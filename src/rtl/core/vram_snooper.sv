==> flow/design.v <==
`timescale 1ns / 1ps
module vram_snooper #(
    parameter TILE_SIZE_BYTES = 16,      
    parameter VRAM_TILE_START = 13'h0000,    
    parameter VRAM_TILE_END   = 13'h17FF     
) (
    input  logic        clk,
    input  logic        rst_n,
    input  logic        vram_we,         
    input  logic [12:0] vram_addr,       
    input  logic [7:0]  vram_wdata,      
    output logic        tile_capture_done,   
    output logic [8:0]  tile_index,          
    output logic        tile_is_text_region, 
    output logic        hash_data_valid,     
    output logic [7:0]  hash_data,           
    output logic        hash_data_last,      
    input  logic        cfg_enable,          
    input  logic [8:0]  cfg_text_tile_start, 
    input  logic [8:0]  cfg_text_tile_end    
);
    logic [7:0] tile_buffer [0:TILE_SIZE_BYTES-1];
    logic [8:0]  capturing_tile;         
    logic [3:0]  bytes_captured;         
    logic [15:0] tile_write_mask;        
    logic        capture_in_progress;
    typedef enum logic [2:0] {
        IDLE,
        CAPTURING,
        STREAMING,
        DONE
    } state_t;
    state_t state, next_state;
    logic [3:0] stream_index;
    wire in_tile_region = (vram_addr >= VRAM_TILE_START[12:0]) &&
                          (vram_addr <= VRAM_TILE_END[12:0]);
    wire [8:0] addr_tile_index = vram_addr[12:4];   
    wire [3:0] addr_byte_offset = vram_addr[3:0];
    wire in_text_range = (addr_tile_index >= cfg_text_tile_start) &&
                         (addr_tile_index <= cfg_text_tile_end);
    always_ff @(posedge clk or negedge rst_n) begin
        if (!rst_n) begin
            for (int i = 0; i < TILE_SIZE_BYTES; i++) begin
                tile_buffer[i] <= 8'h00;
            end
            tile_write_mask <= 16'h0000;
            capturing_tile <= 9'd0;
            capture_in_progress <= 1'b0;
        end else if (cfg_enable && vram_we && in_tile_region) begin
            if (!capture_in_progress || (addr_tile_index != capturing_tile)) begin
                capturing_tile <= addr_tile_index;
                capture_in_progress <= 1'b1;
                tile_write_mask <= 16'h0000;
                for (int i = 0; i < TILE_SIZE_BYTES; i++) begin
                    tile_buffer[i] <= 8'h00;
                end
            end
            tile_buffer[addr_byte_offset] <= vram_wdata;
            tile_write_mask[addr_byte_offset] <= 1'b1;
        end
    end
    always_comb begin
        bytes_captured = 4'd0;
        for (int i = 0; i < TILE_SIZE_BYTES; i++) begin
            bytes_captured = bytes_captured + {3'b0, tile_write_mask[i]};
        end
    end
    wire tile_complete = (tile_write_mask == 16'hFFFF);
    always_ff @(posedge clk or negedge rst_n) begin
        if (!rst_n) begin
            state <= IDLE;
        end else begin
            state <= next_state;
        end
    end
    always_comb begin
        next_state = state;
        case (state)
            IDLE: begin
                if (capture_in_progress && tile_complete) begin
                    next_state = STREAMING;
                end
            end
            STREAMING: begin
                if (stream_index == 4'(TILE_SIZE_BYTES - 1)) begin
                    next_state = DONE;
                end
            end
            DONE: begin
                next_state = IDLE;
            end
            default: next_state = IDLE;
        endcase
    end
    always_ff @(posedge clk or negedge rst_n) begin
        if (!rst_n) begin
            stream_index <= 4'd0;
        end else if (state == IDLE) begin
            stream_index <= 4'd0;
        end else if (state == STREAMING) begin
            stream_index <= stream_index + 1;
        end
    end
    assign hash_data_valid = (state == STREAMING);
    assign hash_data = tile_buffer[stream_index];
    assign hash_data_last = (state == STREAMING) && (stream_index == 4'(TILE_SIZE_BYTES - 1));
    assign tile_capture_done = (state == DONE);
    assign tile_index = capturing_tile;
    assign tile_is_text_region = in_text_range;
    always_ff @(posedge clk or negedge rst_n) begin
        if (!rst_n) begin
        end else if (state == DONE) begin
            capture_in_progress <= 1'b0;
            tile_write_mask <= 16'h0000;
        end
    end
endmodule
Step by step through the tools: vram_snooper:

Tool output for the design above, in the order of the flow.
Line numbers count from 1 in the design file above.
Cell names lack the library's common part.
Not given: -

* design top: vram_snooper
* clock input: clk
* standard-cell library: sky130hd
* corner: tt_025C_1v80

Word-level counts:

Counts by Yosys on the flattened word-level netlist (proc, flatten, opt, wreduce). Print and check cells are left out. Cells with the same type and inputs are merged into one.

* flip-flop bits (word level): 144
* latch bits: 0
* RAM bits: 0
* bits in read-only memories: 0
* clocked read ports x word width: 0
* memories kept: 0
* bits of input ports: 43
* output and inout bits: 21
* word-level cells: 89

* $add $sub $neg: 1
* $mul: 0
* divide/modulo/power cells: 0
* order comparisons: 4
* equal/unequal tests: 33
* shifts and indexed selects: 0
* multiplexer cells: 21
* bitwise operators: 1
* reduce/logical cells: 10

Operators with widths (count)
* 8-bit case mux with 16-bit select: 1
* 8-bit two-way mux: 16
* 4-bit == test (second input constant): 16
* 4-bit by 3-bit == test with 1-bit output (second input constant): 8
* 4-bit by 2-bit == test with 1-bit output (second input constant): 4
* 13-bit by 1-bit >= comparator with 1-bit output (second input constant): 1
* 13-bit less-or-equal comparator (second input constant): 1
* 9-bit >= comparator: 1
* 9-bit less-or-equal comparator: 1
* 4-bit by 1-bit == test with 1-bit output (second input constant): 2
* 4-bit logical NOT: 2
* 4-bit two-way mux: 2
* 3-bit by 2-bit == test with 1-bit output (second input constant): 2
* 3-bit case mux with 2-bit select: 1
* 1-bit logical AND: 5
* 4-bit by 1-bit adder with 4-bit output (second input constant): 1
* 3-bit logical NOT: 1
* 3-bit two-way mux: 1
* 2-bit != test (second input constant): 1
* 2-bit AND reduction: 1
* 2-bit nonzero test: 1
* 1-bit NOT: 1

Logic depth:

Longest topological path by Yosys (ltp), each cell counted once; first at word level (registers and memories cut), then after technology mapping (sequential cells cut; the memories' decode and read muxes count).

* depth after elaboration: 3
* ABC_AREA: 0
* depth in mapped cells: 9
* gate-level depth less buffers: 7

After synthesis:

Source: synth_stat.txt of the flow (Yosys; design flattened, memories mapped). It holds for the ABC_AREA given above (unset counts as 0); a run with the other value may have another netlist.

* mapped cells: 586
* synthesis area: 6750.2 µm²
* sequential area: 3604.7 µm²
* mapped flip-flops: 144
* buffer cells: 49

Cell types
* dfrtp_1: count 143, area in all 3.58E+03 µm²
* a22o_1: count 136, area in all 1.19E+03 µm²
* ha_1: count 22, area in all 275.264 µm²
* nor2_1: count 35, area in all 131.376 µm²
* mux2i_1: count 13, area in all 130.125 µm²
* nand2_1: count 33, area in all 123.869 µm²
* a22oi_1: count 16, area in all 120.115 µm²
* clkbuf_1: count 25, area in all 93.84 µm²
* mux2_2: count 8, area in all 90.086 µm²
* a32oi_1: count 9, area in all 78.826 µm²
* inv_1: count 21, area in all 78.826 µm²
* a21oi_1: count 14, area in all 70.067 µm²
* a2111oi_2: count 4, area in all 60.058 µm²
* buf_2: count 12, area in all 60.058 µm²
* o22ai_1: count 9, area in all 56.304 µm²
* nand4_1: count 7, area in all 43.792 µm²
* a222oi_1: count 4, area in all 40.038 µm²
* a311o_1: count 4, area in all 40.038 µm²

Not listed: further types 24, cells in them 71.

Path before layout:

OpenSTA on the mapped netlist: ideal clock, no wires. The path of least setup slack (recovery checks aside). Input and output delay are each 20% of the period. Register names are those of the netlist, which keeps one name where synthesis merged equal registers.

* path type: register to output
* start: register stream_index[0]
* end: output hash_data[1]
* clock period: 2190 ps
* output delay: 438 ps
* launch time at the first pin: 0 ps
* arrival time: 1812 ps
* required time: 1752 ps
* path slack: -60 ps
* path delay: 1812 ps
* stages on the path: 10
* path buffers: 3
* period reached after synthesis: 2250 ps

"path delay" is the arrival time less input delay plus setup time.
A path that ends at an output port has no setup time.
"stages on the path" counts driving pins, that of a launching flip-flop among them; a cell with two outputs on the path counts twice.
"period reached after synthesis" is the clock period less the worst setup slack; recovery checks do not enter. This is arithmetic on one report: input and output delays are still those of the set period (20% each).
Between the ends stands the longest chain of elaborated cells between them, by number of cells; it is not shown to be the way that was timed. Of several equally long chains one is given.
A line is the first line of the expression or statement that the cell stems from. Yosys adds cells for indexed reads and writes and turns some case tables into memories.
At most two assigning lines are given for a register; there are more.

* cells stage by stage: dfrtp_1 inv_1 ha_1 buf_2 buf_2 inv_1 o21ai_1 buf_2 nor2_1 a21oi_1
* length of the longest elaborated chain: 2
* elaborated cells between the ends (all ways): 17
* classes of those cells: eq/ne (15); mux (1); reduce/logical (1)

Ends and longest elaborated chain, after synthesis
* from (decl): RTL line 34 `logic [3:0] stream_index;`
* from (assign): RTL line 97 `stream_index <= 4'd0;`
* from (assign): RTL line 101 `stream_index <= stream_index + 1;`
* 4-bit == test: RTL line 105 `assign hash_data = tile_buffer[stream_index];`
* 8-bit case mux with 16-bit select: RTL line 105
* to (decl): RTL line 16 `output logic [7:0]  hash_data,`

Worst path after layout:

Path of least setup slack in the final report of run A (OpenROAD, finished layout, wires in). Where an end is a register, its clock arrival counts in the times.
The path's times are printed in steps of 10 ps; the period is the one set.

* path type: register to output
* start: register stream_index[1]
* end: output hash_data[2]
* clock period: 1550 ps
* output delay: 310 ps
* launch time at the first pin: 420 ps
* arrival time: 2390 ps
* required time: 1240 ps
* path slack: -1150 ps
* stages on the path: 10
* path buffers: 3

Between the ends stands the longest chain of elaborated cells between them, by number of cells; it is not shown to be the way that was timed. Of several equally long chains one is given.
At most two assigning lines are given for a register; there are more.

* cells stage by stage: dfrtp_1 buf_4 ha_4 nor2b_1 buf_4 a22oi_2 a21oi_2 a2111oi_4 a21oi_2 buf_2
* length of the longest elaborated chain: 2
* elaborated cells between the ends (all ways): 17
* classes of those cells: eq/ne (15); mux (1); reduce/logical (1)

Ends and longest elaborated chain, post-layout
* from (decl): RTL line 34 `logic [3:0] stream_index;`
* from (assign): RTL line 97 `stream_index <= 4'd0;`
* from (assign): RTL line 101 `stream_index <= stream_index + 1;`
* 4-bit == test: RTL line 105 `assign hash_data = tile_buffer[stream_index];`
* 8-bit case mux with 16-bit select: RTL line 105
* to (decl): RTL line 16 `output logic [7:0]  hash_data,`

Appendix: measured runs

Design vram_snooper on sky130hd. What follows are 2 stored runs of the flow, each under its own settings; their order means nothing. The constraints put input and output delay at 20% of the set period each and load the outputs with 0.01 pF.
"achieved period" is the run's clock period less its worst setup slack. It is reckoned from that one timing run; input and output delays stay at 20% of the period that was set.
"time of the worst setup path" means the part of the period allowed to the worst setup path (the constraints hold back 20% at inputs and 20% at outputs) less its slack; where the path has registers, the arrival times of their clocks count too.
"total power of the final layout" rests on the timing tool's default activity at the inputs, not on a simulated workload.
"time of the worst setup path" is known to 10 ps.

### Run A

==> flow/run.sh <==
#!/bin/bash
# the make line also repeats the synthesis and layout settings of config.mk as NAME=value (left out here)
make -C /OpenROAD-flow-scripts/flow DESIGN_CONFIG=/design/flow/config.mk WORK_HOME=/design/flow/orfs CLKGATE_MAP_FILE= finish
==> flow/config.mk <==
export PLATFORM = sky130hd
export DESIGN_NAME = vram_snooper
export DESIGN_NICKNAME = vram_snooper
export VERILOG_FILES = /design/flow/design.v
export SDC_FILE = /design/flow/constraint.sdc
export NUM_CORES = 4
export LEC_CHECK = 0
export CAP_MARGIN = 20
export CORE_MARGIN = 5
export CORE_UTILIZATION = 51
export MIN_ROUTING_LAYER = met1
export PLACE_DENSITY_LB_ADDON = 0.07
export SETUP_SLACK_MARGIN = 0.24
export SLEW_MARGIN = 20
==> flow/constraint.sdc <==
create_clock -name core_clock -period 1.55 [get_ports {clk}]
set_input_delay 0.3100 -clock core_clock [delete_from_list [all_inputs] [get_ports {clk}]]
set_output_delay 0.3100 -clock core_clock [all_outputs]
set_load 0.01 [all_outputs]

Results of run A:
- Full die area: 15636.3 µm²
- Time of the worst setup path: 2390 ps
- Type of the worst setup path: register to output
- Setup TNS: -9551 ps
- Achieved period: 2695 ps
- Total power of the final layout: 0.009416 W
- Chip area in the Yosys report: 6750.2 µm²
- Worst setup slack after layout: -1145 ps
- Utilization after layout: 76.5 %
- Standard-cell area of the final layout: 10014.6 µm²

### Run B

==> flow/run.sh <==
#!/bin/bash
# the make line also repeats the synthesis and layout settings of config.mk as NAME=value (left out here)
make -C /OpenROAD-flow-scripts/flow DESIGN_CONFIG=/design/flow/config.mk WORK_HOME=/design/flow/orfs CLKGATE_MAP_FILE= finish
==> flow/config.mk <==
export PLATFORM = sky130hd
export DESIGN_NAME = vram_snooper
export DESIGN_NICKNAME = vram_snooper
export VERILOG_FILES = /design/flow/design.v
export SDC_FILE = /design/flow/constraint.sdc
export NUM_CORES = 4
export LEC_CHECK = 0
export CAP_MARGIN = 20
export CELL_PAD_IN_SITES_GLOBAL_PLACEMENT = 2
export CORE_MARGIN = 2
export CORE_UTILIZATION = 52
export CTS_CLUSTER_DIAMETER = 305
export HOLD_SLACK_MARGIN = 0.02
export MIN_ROUTING_LAYER = met2
export PLACE_DENSITY_LB_ADDON = 0.27
export SLEW_MARGIN = 20
==> flow/constraint.sdc <==
create_clock -name core_clock -period 4.17 [get_ports {clk}]
set_input_delay 0.8340 -clock core_clock [delete_from_list [all_inputs] [get_ports {clk}]]
set_output_delay 0.8340 -clock core_clock [all_outputs]
set_load 0.01 [all_outputs]

Results of run B:
- Full die area: 13908.7 µm²
- Time of the worst setup path: 3130 ps
- Type of the worst setup path: register to output
- Setup TNS: 0 ps
- Achieved period: 3961 ps
- Total power of the final layout: 0.003606 W
- Chip area in the Yosys report: 6750.2 µm²
- Worst setup slack after layout: 209 ps
- Utilization after layout: 64.6 %
- Standard-cell area of the final layout: 8184.1 µm²
